==> flow/design.v <==
module Flash_bounder(clk, rst_n, flick, LED);
input clk, rst_n,flick;
output [15:0]LED;
wire clk, rst_n, flick;
reg [15:0]LED;
reg [1:0]operation;
integer N;
integer i;
parameter IDLE 		  =  2'b00;
parameter UP			  =  2'B01;
parameter DOWN 		  =  2'b10;
parameter KICK_BACK	  =  2'b11;
parameter INIT         =  6'b000001;
parameter ZERO_TO_FIVE =  6'b000010;
parameter OFF_TO_ZERO  =  6'b000100;
parameter ZERO_TO_TEN  =  6'b001000;
parameter OFF_TO_FOUR  =  6'b010000;
parameter FOUR_TO_FTEEN = 6'B100000;
parameter SIZE         =  6        ;
reg [SIZE - 1: 0] state;
reg [SIZE - 1: 0]	next_state;
always @(posedge clk or negedge rst_n)
begin
	if(!rst_n) begin
		state <=  INIT;
	end
	else begin
		state <= next_state;
	end
end
always @(posedge clk or negedge rst_n)
begin
	if(!rst_n) begin
		N <= -1;
	end
	else begin
		if(operation == UP) begin
			N <= N + 1;
		end
		else if(operation == IDLE) begin
			N <= N;
		end
		else begin
			N <= N - 1;
		end
	end
end
always @(state or operation)
begin
	case(state)
	INIT: begin
		if(operation == UP) begin
			next_state = ZERO_TO_FIVE;
		end
		else begin
			next_state = INIT;
		end
	end
	ZERO_TO_FIVE: begin
		if(operation == UP) begin
			next_state = ZERO_TO_FIVE;
		end
		else begin
			next_state = OFF_TO_ZERO;
		end
	end
	OFF_TO_ZERO: begin
		if(operation == DOWN) begin
			next_state = OFF_TO_ZERO;
		end
		else begin
			next_state = ZERO_TO_TEN;
		end
	end
	ZERO_TO_TEN: begin
		if(operation == KICK_BACK) begin
			next_state = OFF_TO_ZERO;
		end
		else if(operation == DOWN) begin
			next_state = OFF_TO_FOUR;
		end
		else begin
			next_state = ZERO_TO_TEN;
		end
	end
	OFF_TO_FOUR: begin
		if(operation == DOWN) begin
			next_state = OFF_TO_FOUR;
		end
		else begin
			next_state = FOUR_TO_FTEEN;
		end
	end
	FOUR_TO_FTEEN: begin
		if(operation == KICK_BACK) begin
			next_state = OFF_TO_FOUR;
		end
		else if(operation == DOWN) begin
			next_state = INIT;
		end
		else begin
			next_state = FOUR_TO_FTEEN;
		end
	end
	default: next_state = INIT;
	endcase
end
always @(state or flick or N) begin
	operation = 2'b00;
	case(state)
	INIT: begin
		if(N >= 0) operation = DOWN;
		else if(flick) operation = UP;
		else operation = IDLE;
	end
	ZERO_TO_FIVE: begin
		if(N < 5) operation = UP;
		else operation = DOWN;
	end
	OFF_TO_ZERO: begin
		if(N >= 0) operation = DOWN;
		else operation = UP;
	end
	ZERO_TO_TEN: begin
		if(flick && (N == 5 || N == 10)) operation = KICK_BACK;
		else if(N == 10) operation = DOWN;
		else operation = UP;
	end
	OFF_TO_FOUR: begin
		if(N > 4) operation = DOWN;
		else operation = UP;
	end
	FOUR_TO_FTEEN: begin
		if(flick && (N == 5 || N == 10)) operation = KICK_BACK;
		else if(N == 15) operation = DOWN;
		else operation = UP;
	end
	default: operation = IDLE;
	endcase
end
always @(N)
begin
	if(N == -1) 
		for(i = 0; i < 16 ; i = i + 1)
		begin
			LED[i] = 0;
		end
	else
		for( i = 0; i < 16 ; i = i + 1)
		begin
			if(i <= N) LED[i] = 1'b1;
			else LED[i] = 1'b0;
		end
end
endmodule
# From RTL to reports: Flash_bounder
# Tool output for the design above, in the order of the flow.
# Line numbers count from 1 in the design file above.
# Not given: --
# design
top	Flash_bounder
clock_port	clk
lib	sky130hd
pvt_corner	tt_025C_1v80

# After elaboration
# Counts by Yosys on the flattened word-level netlist (proc, flatten, opt, wreduce; memories kept). Register bits leave out memories and registers merged into their read ports (data or address). Print and check cells are left out. Cells with the same type and inputs are merged into one.
# bits
output_inout_bits	16
mem_bits_rw	0
reg_bits	38
clocked_rd_ports_x_width	0
in_bits	3
romBits	0
mem_count	0
latch_bits	0
wordCells	93
# classes
n_reduce_logical	3
eq_ne	14
n_cmp	19
div_mod_pow	0
n_shift	0
muxes	53
bitwise	0
mul	0
addsub	2
# op_table
operator	n
5-bit by 32-bit less-or-equal comparator with 1-bit output (first input constant)	8
4-bit by 32-bit less-or-equal comparator with 1-bit output (first input constant)	4
3-bit by 32-bit less-or-equal comparator with 1-bit output (first input constant)	2
32-bit by 5-bit == test with 1-bit output (second input constant)	2
32-bit two-way mux	2
6-bit parallel mux with 6-bit select	1
1-bit two-way mux	33
1-bit by 32-bit less-or-equal comparator with 1-bit output (first input constant)	1
2-bit by 32-bit less-or-equal comparator with 1-bit output (first input constant)	1
32-bit by 1-bit greater-or-equal comparator with 1-bit output (second input constant)	1
32-bit by 1-bit == test with 1-bit output (second input constant)	1
32-bit by 2-bit adder with 32-bit output (second input constant)	1
32-bit by 2-bit subtractor with 32-bit output (second input constant)	1
32-bit by 4-bit > comparator with 1-bit output (second input constant)	1
32-bit by 4-bit < comparator with 1-bit output (second input constant)	1
32-bit by 4-bit == test with 1-bit output (second input constant)	1
6-bit two-way mux	3
2-bit two-way mux	9
2-bit parallel mux with 6-bit select	1
5-bit two-way mux	2
6-bit by 1-bit == test with 1-bit output (second input constant)	1
6-bit by 2-bit == test with 1-bit output (second input constant)	1
6-bit by 3-bit == test with 1-bit output (second input constant)	1
6-bit by 4-bit == test with 1-bit output (second input constant)	1
6-bit by 5-bit == test with 1-bit output (second input constant)	1
6-bit == test (second input constant)	1
2-bit == test (second input constant)	2
4-bit two-way mux	1
# Other operator kinds: 6; their cells: 6.

# Longest topological paths
# Longest topological path by Yosys (ltp), each cell counted once; first at word level (registers and memories cut), then after technology mapping (sequential cells cut; the memories' decode and read muxes count).
# logic_depth
depth_word	9
abc_area	0
mapped_depth	11
ltp_nobuf	9

# Mapped cells and area
# Source: synth_stat.txt of the flow (Yosys; design flattened, memories mapped). It holds for the ABC_AREA given above (unset counts as 0); a run with the other value may have another netlist.
# types
type	n	area_total_um2
sky130_fd_sc_hd__dfstp_2	33	867.082
sky130_fd_sc_hd__xnor2_1	29	253.994
sky130_fd_sc_hd__dfrtp_1	5	125.12
sky130_fd_sc_hd__nor2_1	26	97.594
sky130_fd_sc_hd__nor3_1	19	95.091
sky130_fd_sc_hd__nand2_1	24	90.086
sky130_fd_sc_hd__and3_1	13	81.328
sky130_fd_sc_hd__nor4_1	13	81.328
sky130_fd_sc_hd__a32oi_1	9	78.826
sky130_fd_sc_hd__ha_1	6	75.072
sky130_fd_sc_hd__a21oi_1	14	70.067
sky130_fd_sc_hd__a41oi_1	8	70.067
sky130_fd_sc_hd__nand3_1	13	65.062
sky130_fd_sc_hd__clkbuf_1	17	63.811
sky130_fd_sc_hd__and4_1	6	52.55
sky130_fd_sc_hd__nand4_1	8	50.048
sky130_fd_sc_hd__inv_1	12	45.043
sky130_fd_sc_hd__o21ai_0	8	40.038
# Not listed: further types 33, cells in them 59.
# synth_totals
buffers	23
flip_flops	38
mapped_area_mm2	0.0027952
mapped_cells	322
sequential_area_mm2	0.0009922

# Timing after synthesis
# OpenSTA on the mapped netlist: ideal clock, no wires. The path of least setup slack (recovery checks aside). Input and output delay are each 20% of the period. Register names are those of the netlist, which keeps one name where synthesis merged equal registers.
# synth_path
path_kind	reg-to-output
start	reg N[5]
end	out LED[3]
path_slack_ns	0.116
delay_ns	2.604
t_required_ns	2.720
n_path_buf	3
out_delay_ns	0.680
path_stages	9
t_first_pin_ns	0.000
clock_period_ns	3.4
t_arrival_ns	2.604
synth_period_reached_ns	3.284
# "delay_ns" is the arrival time less input delay plus setup time.
# A path that ends at an output port has no setup time.
# "path_stages" counts driving pins, that of a launching flip-flop among them; a cell with two outputs on the path counts twice.
# "synth_period_reached_ns" = period - worst setup slack (recovery checks aside). The figure is calculated, with input and output delays left at 20% of the set period.
# Between the ends stands the longest chain of elaborated cells between them, by number of cells; it is not shown to be the way that was timed. Of several equally long chains one is given.
# Each line given opens the expression or statement behind the cell; cells for indexed reads and writes are added by Yosys, which also makes memories of some case tables.
# At most two assigning lines are given for a register; there are more.
# synth_via
path_cell_list	sky130_fd_sc_hd__dfstp_2 sky130_fd_sc_hd__clkbuf_1 sky130_fd_sc_hd__or4_1 sky130_fd_sc_hd__or4b_1 sky130_fd_sc_hd__buf_2 sky130_fd_sc_hd__nor3_1 sky130_fd_sc_hd__clkbuf_1 sky130_fd_sc_hd__a21oi_1 sky130_fd_sc_hd__a31o_2
elab_chain_cells	3
cone_cells	4
lines_between	2
cone_classes	compare: 1; eq/ne: 1; mux: 2
# synth_rtl
item	line	text
start, declared	7	integer N;
start, assigned	34	N <= -1;
start, assigned	38	N <= N + 1;
3-bit by 32-bit less-or-equal comparator with 1-bit output	151	if(i <= N) LED[i] = 1'b1;
1-bit two-way mux	151
1-bit two-way mux	143	if(N == -1)
end, declared	3	output [15:0]LED;
# Nets of the timed path that keep an RTL name, with a line that drives or declares them; the list need not be complete.
# synth_named_nets
signal	line
LED[4]	143

# Timing after layout
# From the final timing report of job 1: the path of least setup slack in the routed layout; clock arrival at registers is part of the times.
# layout_path
path_kind	reg-to-output
start	reg N[13]
end	out LED[5]
n_path_buf	5
t_arrival_ns	2.74
t_first_pin_ns	0.29
path_stages	10
path_slack_ns	-1.02
out_delay_ns	0.43
t_required_ns	1.71
clock_period_ns	2.14
# Between the ends stands the longest chain of elaborated cells between them, by number of cells; it is not shown to be the way that was timed. Of several equally long chains one is given.
# At most two assigning lines are given for a register; there are more.
# layout_via
path_cell_list	sky130_fd_sc_hd__dfstp_2 sky130_fd_sc_hd__or4_4 sky130_fd_sc_hd__or4b_4 sky130_fd_sc_hd__buf_6 sky130_fd_sc_hd__o41ai_4 sky130_fd_sc_hd__buf_4 sky130_fd_sc_hd__buf_4 sky130_fd_sc_hd__buf_6 sky130_fd_sc_hd__nand3_1 sky130_fd_sc_hd__buf_2
elab_chain_cells	3
cone_cells	4
lines_between	2
cone_classes	compare: 1; eq/ne: 1; mux: 2
# layout_rtl
item	line	text
start, declared	7	integer N;
start, assigned	34	N <= -1;
start, assigned	38	N <= N + 1;
4-bit by 32-bit less-or-equal comparator with 1-bit output	151	if(i <= N) LED[i] = 1'b1;
1-bit two-way mux	151
1-bit two-way mux	143	if(N == -1)
end, declared	3	output [15:0]LED;

# Flash_bounder through Yosys and OpenROAD on sky130hd: 2 stored runs, unordered, with their settings and measured results. The constraints put input and output delay at 20% of the set period each and load the outputs with 0.01 pF.
# "period_reached_ns" = clock period - worst setup slack. The figure is calculated, with input and output delays left at 20% of the set period.
# "worst_setup_path_time_ns" = time allowed to the worst setup path (clock period - input delay - output delay, where it has them) - its slack; a late launch clock adds to it, a late capture clock takes from it.
# "power.total_uw" rests on the timing tool's default activity at the inputs, not on a simulated workload.
# Among the settings, -- means not set for that run.
# A result given as -- is not shown for that run.
run name	period_ns	CAP_MARGIN	CORE_MARGIN	CORE_UTILIZATION	SLEW_MARGIN	SETUP_SLACK_MARGIN	CORE_ASPECT_RATIO	CELL_PAD_IN_SITES_GLOBAL_PLACEMENT	CELL_PAD_IN_SITES_DETAIL_PLACEMENT	TNS_END_PERCENT	GPL_ROUTABILITY_DRIVEN	CTS_CLUSTER_SIZE	yosys.chip_area_mm2	dieArea_mm2	util_pct	setup_worst_slack_ns	power.total_uw	period_reached_ns	worst_setup_path_time_ns	worst_setup_path_type
job 1	2.14	20	2	40	20	--	--	--	--	--	--	--	0.0027952	0.0076729	70.9	-1.025	1268	3.165	2.74	reg-to-output
job 2	4.73	20	2	71	20	0.38	0.52	2	1	20	0	65	--	--	--	--	--	--	--	--
# Job 2: not finished: placement ended with error GPL-0301
